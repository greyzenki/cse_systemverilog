==> flow/design.v <==
module debounce
(
    input logic clk, reset,
    input logic sw,
    output logic db_level, db_tick
);
   localparam N=22;
    typedef enum{zero, wait0, one, wait1} state_type;
   state_type state_reg, state_next;
   logic [N-1:0] q_reg, q_next;
   logic q_zero;
   logic q_load, q_dec;
  always_ff @(posedge clk, posedge reset)
  if (reset)
  begin
  state_reg <= zero;
  q_reg <= 0;
  end
  else
   begin
   state_reg <= state_next;
   q_reg <= q_next;
   end
   assign q_next = (q_load) ? {N{1'b1}}:
   (q_dec) ? q_reg-1 : q_reg;
   assign q_zero = (q_next==0);
   always_comb
   begin
   state_next = state_reg;   
   q_load = 1'b0;
   q_dec = 1'b0;
   db_tick = 1'b0;        
   db_level = 1'b0;
   case (state_reg)
   zero:
   begin 
   if (sw)
   begin
   state_next = wait1;
   q_load = 1'b1;
   end
   end
   wait1:
   begin
   if (sw)
   begin
   q_dec = 1'b1;
   if (q_zero)
   begin
   state_next = one;
   db_tick = 1'b1;
   end
   end
   else 
   state_next = zero;
   end
   one:
   begin
   db_level = 1'b1;
   if (~sw)
   begin
   state_next = wait0;
   q_load = 1'b1; 
   end
   end
   wait0:
   begin
   db_level = 1'b1;
   if (~sw)
   begin
   q_dec = 1'b1;
   if (q_zero)
   state_next = zero;
   end
   else 
   state_next = one;
   end
   default: state_next = zero;
   endcase
   end
endmodule
---- Tool chain data of debounce ----
The steps from the RTL of debounce to its reports follow in flow order.
Line numbers count from 1 in the design file above.
Operators carry their Yosys type and port widths (W data, S select, Z words).
A cell with -- has no value.
design
  top ..................................... debounce
  clock port .............................. clk
  standard-cell library ................... sky130hd
  timing corner ........................... tt_025C_1v80

---- Word level ----
Counts by Yosys on the flattened word-level netlist (proc, flatten, opt, wreduce; memories kept). Register bits leave out memories and registers merged into their read ports (data or address). Print and check cells are left out. Cells with the same type and inputs are merged into one.
word-level totals
  bits in registers ....................... 54
  cells after elaboration ................. 31
  output and inout port bits .............. 2
  input port bits ......................... 3
operators by class
  mux-type cells .......................... 17
  equality and inequality tests ........... 7
  $add $sub $neg .......................... 1
  reductions and logical operators ........ 4
operator list
  cell                     count
  $mux W32                 6
  $pmux W32 S4             1
  $eq A32 B2 Y1 const B    2
  $mux W22                 2
  $eq A32 B1 Y1 const B    1
  $logic_not A32 Y1        1
  $sub A22 B1 Y22 const B  1
  $logic_not A22 Y1        1
  $ne A3 B3 Y1 const B     2
  $mux W1                  6
  $ne A2 B2 Y1 const B     2
  $reduce_and A4 Y1        1
  $pmux W1 S2              2
  $reduce_or A2 Y1         1

---- Logic depth ----
Depth = most cells in a row (Yosys ltp): at word level without a register or memory, in the mapped netlist without a sequential cell, where the memories' decode and read muxes count.
logic depth
  depth in word-level cells ............... 8
  ABC_AREA ................................ 0
  gate-level depth with buffers ........... 9
  mapped depth without buffers ............ 9

---- Mapped cells and area ----
Yosys stat after the flow's synthesis: flattened, memories mapped to cells. It holds for the ABC_AREA given above (unset counts as 0); a run with the other value may have another netlist.
cell types
  type                       count  area in all (um^2)
  sky130_fd_sc_hd__dfrtp_1   25     625.6
  sky130_fd_sc_hd__xnor2_1   11     96.342
  sky130_fd_sc_hd__nand2_1   22     82.579
  sky130_fd_sc_hd__nor3_1    12     60.058
  sky130_fd_sc_hd__or4_4     4      45.043
  sky130_fd_sc_hd__nor4_4    2      42.541
  sky130_fd_sc_hd__nor2_1    10     37.536
  sky130_fd_sc_hd__o21ai_0   7      35.034
  sky130_fd_sc_hd__xor2_1    4      35.034
  sky130_fd_sc_hd__nand4_1   5      31.28
  sky130_fd_sc_hd__or3_1     5      31.28
  sky130_fd_sc_hd__dfstp_2   1      26.275
  sky130_fd_sc_hd__inv_1     7      26.275
  sky130_fd_sc_hd__nand4b_1  3      26.275
  sky130_fd_sc_hd__nand3_1   5      25.024
  sky130_fd_sc_hd__nor4_1    4      25.024
  sky130_fd_sc_hd__nor4_2    2      25.024
  sky130_fd_sc_hd__buf_6     2      22.522
Not listed: further types 38, cells in them 49.
mapped netlist
  cell count .............................. 180
  sequential area ......................... 651.9 um^2
  mapped area ............................. 1706.6 um^2
  buffer cells ............................ 5
  flip-flop cells ......................... 26

---- Worst setup path after synthesis ----
OpenSTA on the mapped netlist: ideal clock, no wires. The path of least setup slack (recovery checks aside). Input and output delay are each 20% of the period. Register names are those of the netlist, which keeps one name where synthesis merged equal registers.
path post-synthesis
  path type ............................... input -> output
  start point ............................. in sw
  end point ............................... out db_tick
  buffers on the path ..................... 1
  external output delay ................... 0.912 ns
  data required time ...................... 3.648 ns
  path slack .............................. 1.164 ns
  arrival time ............................ 2.484 ns
  launch time at the first pin ............ 0.912 ns
  clock period ............................ 4.56 ns
  input delay ............................. 0.912 ns
  stages .................................. 8
  path delay .............................. 1.572 ns
  period reached after synthesis .......... 3.396 ns
"path delay" is the arrival time less input delay plus setup time.
A path that ends at an output port has no setup time.
"stages": output pins that drive a net of the path, with the launching flip-flop's if there is one; two outputs of one cell count as two.
"period reached after synthesis" is the clock period less the worst setup slack; recovery checks do not enter. This is arithmetic on one report: input and output delays are still those of the set period (20% each).
The rows between start and end are the longest chain of elaborated cells between them; the timing report does not say that the signal goes this way. Where chains are equally long, one stands for them.
Each line given opens the expression or statement behind the cell; cells for indexed reads and writes are added by Yosys, which also makes memories of some case tables.
on the way, post-synthesis
  cells stage by stage .................... sky130_fd_sc_hd__buf_6 sky130_fd_sc_hd__mux2i_4 sky130_fd_sc_hd__nor4_1 sky130_fd_sc_hd__and3b_2 sky130_fd_sc_hd__nor3_1 sky130_fd_sc_hd__nor4_1 sky130_fd_sc_hd__nand4b_1 sky130_fd_sc_hd__nor2_1
  cells in the longest elaborated chain ... 8
  elaborated cells on any way between the ends .. 10
  those cells by class .................... mux: 9; reduce/logical: 1
RTL lines, path post-synthesis
  what                RTL line  text
  start: declaration  4         input logic sw,
  $mux W1             69        if (~sw)
  $pmux W1 S2         34        case (state_reg)
  $mux W22            25        (q_dec) ? q_reg-1 : q_reg;
  $mux W22            24        assign q_next = (q_load) ? {N{1'b1}}:
  $logic_not A22 Y1   26        assign q_zero = (q_next==0);
  $mux W1             48        if (q_zero)
  $mux W1             45        if (sw)
  $mux W1             34
  end: declaration    5         output logic db_level, db_tick

---- Worst path after layout ----
Path of least setup slack in the final report of run 1 (OpenROAD, finished layout, wires in). Where an end is a register, its clock arrival counts in the times.
path after layout
  path type ............................... register -> register
  start point ............................. reg q_reg[3]
  end point ............................... reg state_reg
  data required time ...................... 2.90 ns
  launch time at the first pin ............ 0.27 ns
  stages .................................. 15
  clock period ............................ 2.73 ns
  path slack .............................. -0.42 ns
  buffers on the path ..................... 7
  arrival time ............................ 3.33 ns
  setup time .............................. 0.10 ns
An end named without its bit number is one bit of that signal or, where synthesis recoded a state register, one of its new flip-flops.
on the way, after layout
  cells stage by stage .................... sky130_fd_sc_hd__dfrtp_1 sky130_fd_sc_hd__or4_4 sky130_fd_sc_hd__nor4_4 sky130_fd_sc_hd__and3_1 sky130_fd_sc_hd__o21ai_2 sky130_fd_sc_hd__nor4b_4 sky130_fd_sc_hd__nand4b_1 sky130_fd_sc_hd__buf_4 sky130_fd_sc_hd__buf_4 sky130_fd_sc_hd__buf_6 sky130_fd_sc_hd__buf_6 sky130_fd_sc_hd__buf_6 sky130_fd_sc_hd__buf_6 sky130_fd_sc_hd__buf_6 sky130_fd_sc_hd__o211a_1
RTL lines, path after layout
  what                RTL line  text
  start: declaration  10        logic [N-1:0] q_reg, q_next;
  start: assignment   17        q_reg <= 0;
  start: assignment   22        q_reg <= q_next;
  end: assignment     16        state_reg <= zero;
  end: assignment     21        state_reg <= state_next;
  end: declaration    9         state_type state_reg, state_next;
No chain of elaborated cells between the ends is given.
Some nets on the timed path still bear RTL names; the line given drives or declares the net.
named nets, after layout
  net         RTL line  text
  q_next[19]  24        assign q_next = (q_load) ? {N{1'b1}}:

Subject: debounce on sky130hd, stored results

Hello all,

Record of 2 stored runs of the RTL-to-layout flow on debounce, platform sky130hd. The runs are unordered. Constraints: input delay and output delay 20% of the set period each, output load 0.01 pF.
"achieved clock period (ns)": clock period set for the run, less the worst setup slack. It is reckoned from that one timing run; input and output delays stay at 20% of the period that was set.
By "worst setup path time (ns)" is meant the share of the clock period that the worst setup path is allowed (20% is reserved at inputs, 20% at outputs), minus its slack. Clock arrival times at its registers enter into it.
"finish__power__total" rests on the timing tool's default activity at the inputs, not on a simulated workload.

Flow files of run 1
==> flow/run.sh <==
#!/bin/bash
# the make line also repeats the synthesis and layout settings of config.mk as NAME=value (left out here)
make -C /OpenROAD-flow-scripts/flow DESIGN_CONFIG=/design/flow/config.mk WORK_HOME=/design/flow/orfs CLKGATE_MAP_FILE= finish
==> flow/config.mk <==
export PLATFORM = sky130hd
export DESIGN_NAME = debounce
export DESIGN_NICKNAME = debounce
export VERILOG_FILES = /design/flow/design.v
export SDC_FILE = /design/flow/constraint.sdc
export NUM_CORES = 4
export LEC_CHECK = 0
export CAP_MARGIN = 5
export CELL_PAD_IN_SITES_DETAIL_PLACEMENT = 0
export CORE_MARGIN = 10
export CORE_UTILIZATION = 21
export PLACE_DENSITY_LB_ADDON = 0.25
export SETUP_SLACK_MARGIN = -0.09
export SLEW_MARGIN = 20
export TNS_END_PERCENT = 15
==> flow/constraint.sdc <==
create_clock -name core_clock -period 2.73 [get_ports {clk}]
set_input_delay 0.5460 -clock core_clock [delete_from_list [all_inputs] [get_ports {clk}]]
set_output_delay 0.5460 -clock core_clock [all_outputs]
set_load 0.01 [all_outputs]

report of run 1
yosys chip area after synthesis (um^2): 1706.6
finish__design__die__area: 12133.0
finish__design__instance__area__stdcell: 2628.8
finish__design__instance__utilization: 0.3367
finish__timing__setup__ws: -0.424
finish__timing__setup__tns: -1.138
finish__timing__hold__ws: 0.596
finish__power__total: 1.002e-03
achieved clock period (ns): 3.154
worst setup path time (ns): 3.15
worst setup path kind: register -> register

Flow files of run 2
==> flow/run.sh <==
#!/bin/bash
# the make line also repeats the synthesis and layout settings of config.mk as NAME=value (left out here)
make -C /OpenROAD-flow-scripts/flow DESIGN_CONFIG=/design/flow/config.mk WORK_HOME=/design/flow/orfs CLKGATE_MAP_FILE= finish
==> flow/config.mk <==
export PLATFORM = sky130hd
export DESIGN_NAME = debounce
export DESIGN_NICKNAME = debounce
export VERILOG_FILES = /design/flow/design.v
export SDC_FILE = /design/flow/constraint.sdc
export NUM_CORES = 4
export LEC_CHECK = 0
export CAP_MARGIN = 20
export CELL_PAD_IN_SITES_DETAIL_PLACEMENT = 1
export CELL_PAD_IN_SITES_GLOBAL_PLACEMENT = 3
export CORE_MARGIN = 7
export CORE_UTILIZATION = 26
export CTS_CLUSTER_SIZE = 69
export GPL_ROUTABILITY_DRIVEN = 0
export MAX_ROUTING_LAYER = met4
export PLACE_DENSITY_LB_ADDON = 0.09
export SETUP_SLACK_MARGIN = 0.31
export SLEW_MARGIN = 0
export TNS_END_PERCENT = 10
==> flow/constraint.sdc <==
create_clock -name core_clock -period 2.66 [get_ports {clk}]
set_input_delay 0.5320 -clock core_clock [delete_from_list [all_inputs] [get_ports {clk}]]
set_output_delay 0.5320 -clock core_clock [all_outputs]
set_load 0.01 [all_outputs]

report of run 2
yosys chip area after synthesis (um^2): 1706.6
finish__design__die__area: 9028.8
finish__design__instance__area__stdcell: 2573.7
finish__design__instance__utilization: 0.4053
finish__timing__setup__ws: -0.486
finish__timing__setup__tns: -1.461
finish__timing__hold__ws: 0.611
finish__power__total: 9.990e-04
achieved clock period (ns): 3.146
worst setup path time (ns): 3.15
worst setup path kind: register -> register

Thanks
