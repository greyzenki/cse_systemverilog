==> flow/design.v <==
`timescale 1ns / 1ps
module db_fsm(
    input logic clk, reset,
    input logic sw,
    output logic db
    );
    localparam N =20;
    typedef enum {
        zero, wait1_1, wait1_2, wait1_3,
        one, wait0_1, wait0_2, wait0_3
    } state_type;
    state_type state_reg, state_next;
    logic [N-1:0] q_reg;
    logic [N-1:0] q_next;
    logic m_tick;
    always_ff @(posedge clk)
        q_reg <= q_next;
    assign q_next = q_reg + 1;
    assign m_tick = (q_reg==0) ? 1'b1 : 1'b0;
    always_ff @(posedge clk, posedge reset)
        if (reset)
            state_reg <= zero;
        else
            state_reg <= state_next;
    always_comb
    begin
        state_next = state_reg;          
        db = 1'b0;                       
        case (state_reg)
            zero:
                if (sw)
                    state_next = wait1_1;
            wait1_1:
                if (~sw)
                    state_next = zero;
                else
                    if (m_tick)
                        state_next = wait1_2;
            wait1_2:
                if(~sw)
                    state_next = zero;    
                        else    
                            if (m_tick)
                                state_next = wait1_3;
                    wait1_3:    
                        if (~sw)
                            state_next = zero;
                        else
                            if (m_tick)
                                state_next = one;
                    one:
                        begin
                            db = 1'b1;
                            if (~sw)
                                state_next = wait0_1;
                        end
                    wait0_1:
                        begin
                            db = 1'b1;
                            if (sw)
                                state_next = one; 
                            else
                                if (m_tick)
                                    state_next = wait0_2;
                        end
                    wait0_2:
                        begin
                            db = 1'b1;
                            if (sw)
                                state_next = one;
                            else
                                if (m_tick)
                                    state_next = wait0_3;
                        end
                    wait0_3:
                        begin
                            db = 1'b1;
                            if (sw)
                                state_next = one;    
                            else   
                                if (m_tick)
                                    state_next = zero;
                        end
                    default: state_next = zero;
        endcase
    end
endmodule
[From RTL to reports: db_fsm]
What the tools print for db_fsm, step after step.
Line numbers count from 1 in the design file above.
Library cell names are shortened.
The mark n/a stands for no value.
Design
  top module: db_fsm
  clock: clk
  cell library: sky130hd
  timing corner: tt_025C_1v80

[Word-level counts]
Counts by Yosys on the flattened word-level netlist (proc, flatten, opt, wreduce; memories kept). Register bits leave out memories and registers merged into their read ports (data or address). Print and check cells are left out. Cells with the same type and inputs are merged into one.
Storage and ports
  input bits: 3
  register bits: 52
Operators by class
  add/sub/neg operators: 1
  equality and inequality tests: 15
  reductions and logical operators: 4
  muxes and demuxes: 17
Operators with widths (count)
  32-bit 2-to-1 mux: 14
  32-bit case mux with 8-bit select: 1
  32-bit by 3-bit == test with 1-bit output with constant B: 4
  32-bit by 2-bit == test with 1-bit output with constant B: 2
  32-bit by 1-bit == test with 1-bit output with constant B: 1
  32-bit zero test: 1
  20-bit by 1-bit adder with 20-bit output with constant B: 1
  20-bit zero test: 1
  3-bit inequality test with constant B: 6
  8-bit AND reduction: 1
  2-bit inequality test with constant B: 2
  4-bit OR reduction: 1
  1-bit 2-to-1 mux: 2

[Longest topological paths]
Yosys ltp: most cells in a row. Word level: on the elaborated netlist, between registers, memories and ports. Mapped: between sequential cells and ports; inverters and the memories' decode and read muxes count.
Logic depth
  depth after elaboration: 5
  ABC_AREA: 1
  mapped depth: 8
  mapped depth without buffers: 8

[Synthesis result]
Source: synth_stat.txt of the flow (Yosys; design flattened, memories mapped). It holds for the ABC_AREA given above (unset counts as 0); a run with the other value may have another netlist.
Mapped netlist
  buffer cells: 1
  area of sequential cells: 601.8 sq um
  cells in the netlist: 174
  flip-flops: 28
  chip area (Yosys): 1355.0 sq um
Cell types
  dfxtp_1: count 20, total area 400.384 sq um
  nand2_1: count 47, total area 176.419 sq um
  dfrtp_1: count 7, total area 175.168 sq um
  nor2_1: count 30, total area 112.608 sq um
  nand3_1: count 17, total area 85.082 sq um
  xnor2_1: count 7, total area 61.309 sq um
  inv_1: count 16, total area 60.058 sq um
  xor2_1: count 6, total area 52.55 sq um
  nand3_2: count 3, total area 30.029 sq um
  dfstp_2: count 1, total area 26.275 sq um
  ha_1: count 2, total area 25.024 sq um
  nor2_8: count 1, total area 20.019 sq um
  nand4_1: count 3, total area 18.768 sq um
  nor3_4: count 1, total area 16.266 sq um
  xor2_2: count 1, total area 16.266 sq um
  nand2_4: count 1, total area 11.261 sq um
  nor2_4: count 1, total area 11.261 sq um
  o21ai_1: count 2, total area 10.01 sq um
Not listed: further types 8, cells in them 8.

[Path before layout]
Path of least setup slack by OpenSTA after synthesis, without wires, with an ideal clock, recovery checks aside; 20% of the period is set as input and as output delay. Where synthesis merged equal registers, the netlist keeps one of their names.
Timing path post-synthesis
  kind: register -> register
  start: reg q_reg[0]
  end: reg q_reg[18]
  setup slack: 0.529 ns
  required time: 1.614 ns
  delay of the path: 1.200 ns
  arrival: 1.084 ns
  launch time at the first pin: 0.000 ns
  clock period: 1.73 ns
  stages on the path: 7
  synthesis period reached: 1.201 ns
"delay of the path" = arrival - input delay + setup time.
"stages on the path" counts driving pins, that of a launching flip-flop among them; a cell with two outputs on the path counts twice.
"synthesis period reached" is the clock period less the worst setup slack; recovery checks do not enter. This is arithmetic on one report: input and output delays are still those of the set period (20% each).
The rows between start and end are the longest chain of elaborated cells between them; the timing report does not say that the signal goes this way. Where chains are equally long, one stands for them.
A line is the first line of the expression or statement that the cell stems from. Yosys adds cells for indexed reads and writes and turns some case tables into memories.
Between the ends, post-synthesis
  cell sequence: dfxtp_1 -> ha_1 -> nand3_2 -> nor3_4 -> nand2_2 -> o21ai_1 -> nand2_1
  cells in the longest elaborated chain: 1
  elaborated cells between the ends (all ways): 1
  RTL lines with such cells: 1
  those cells by class: add/sub: 1
Ends and longest elaborated chain, post-synthesis
  from (decl): RTL line 13  | logic [N-1:0] q_reg;
  from (assign): RTL line 17  | q_reg <= q_next;
  20-bit by 1-bit adder with 20-bit output: RTL line 18  | assign q_next = q_reg + 1;
  to (assign): RTL line 17
  to (decl): RTL line 13

[Timing after layout]
From the final timing report of run A: the path of least setup slack in the routed layout; clock arrival at registers is part of the times.
Timing path after layout
  kind: register -> register
  start: reg q_reg[12]
  end: reg state_reg
  stages on the path: 7
  clock period: 1.31 ns
  arrival: 1.52 ns
  launch time at the first pin: 0.28 ns
  required time: 1.48 ns
  setup slack: -0.04 ns
Where an end lacks its bit number, it is one bit of the signal, or one of the new flip-flops if synthesis recoded a state register.
Between the ends, after layout
  cell sequence: dfxtp_1 -> nor2_1 -> nand2_1 -> nor2_2 -> nand3b_1 -> nand3_1 -> nand2_1
Ends and longest elaborated chain, after layout
  from (decl): RTL line 13  | logic [N-1:0] q_reg;
  from (assign): RTL line 17  | q_reg <= q_next;
  to (assign): RTL line 22  | state_reg <= zero;
  to (assign): RTL line 24  | state_reg <= state_next;
  to (decl): RTL line 12  | state_type state_reg, state_next;
No chain of elaborated cells between the ends is given.

Design db_fsm on sky130hd. What follows are 2 stored runs of the flow, each under its own settings; their order means nothing. The constraints put input and output delay at 20% of the set period each and load the outputs with 0.01 pF.
"achieved clock period": clock period set for the run, less the worst setup slack. It is reckoned from that one timing run; input and output delays stay at 20% of the period that was set.
"worst setup path time" means the part of the period allowed to the worst setup path (the constraints hold back 20% at inputs and 20% at outputs) less its slack; where the path has registers, the arrival times of their clocks count too.
By "power" is meant OpenSTA's value without simulated activity: inputs other than the clock are taken to toggle once in ten clock periods, and the tool carries that through the logic.
[run A] settings: period_ns=1.31, CORE_UTILIZATION=35, SETUP_SLACK_MARGIN=0.2, CORE_ASPECT_RATIO=0.52, CORE_MARGIN=2, CELL_PAD_IN_SITES_GLOBAL_PLACEMENT=3, CELL_PAD_IN_SITES_DETAIL_PLACEMENT=1, ABC_AREA=1, CTS_CLUSTER_DIAMETER=361, SLEW_MARGIN=15, CAP_MARGIN=20
[run A] result: chip area after synthesis (Yosys) 1355.0 sq um, die area 4412.2 sq um, standard-cell area of the final layout 1835.5 sq um, utilization 49.3%, worst setup slack after layout -0.038 ns, total negative slack -0.056 ns, power 1.369 mW, achieved clock period 1.348 ns, worst setup path time 1.35 ns, worst setup path kind register -> register
[run B] settings: period_ns=1.75, CORE_UTILIZATION=21, SETUP_SLACK_MARGIN=-0.15, PLACE_DENSITY_LB_ADDON=0.18, CELL_PAD_IN_SITES_DETAIL_PLACEMENT=0, TNS_END_PERCENT=30, GPL_TIMING_DRIVEN=1, MIN_ROUTING_LAYER=met1, CAP_MARGIN=20, CORE_MARGIN=2, SLEW_MARGIN=20
[run B] result: chip area after synthesis (Yosys) 1167.4 sq um, die area 6171.7 sq um, standard-cell area of the final layout 1377.6 sq um, utilization 25.3%, worst setup slack after layout -0.053 ns, total negative slack -0.053 ns, power 1.202 mW, achieved clock period 1.803 ns, worst setup path time 1.45 ns, worst setup path kind register -> output
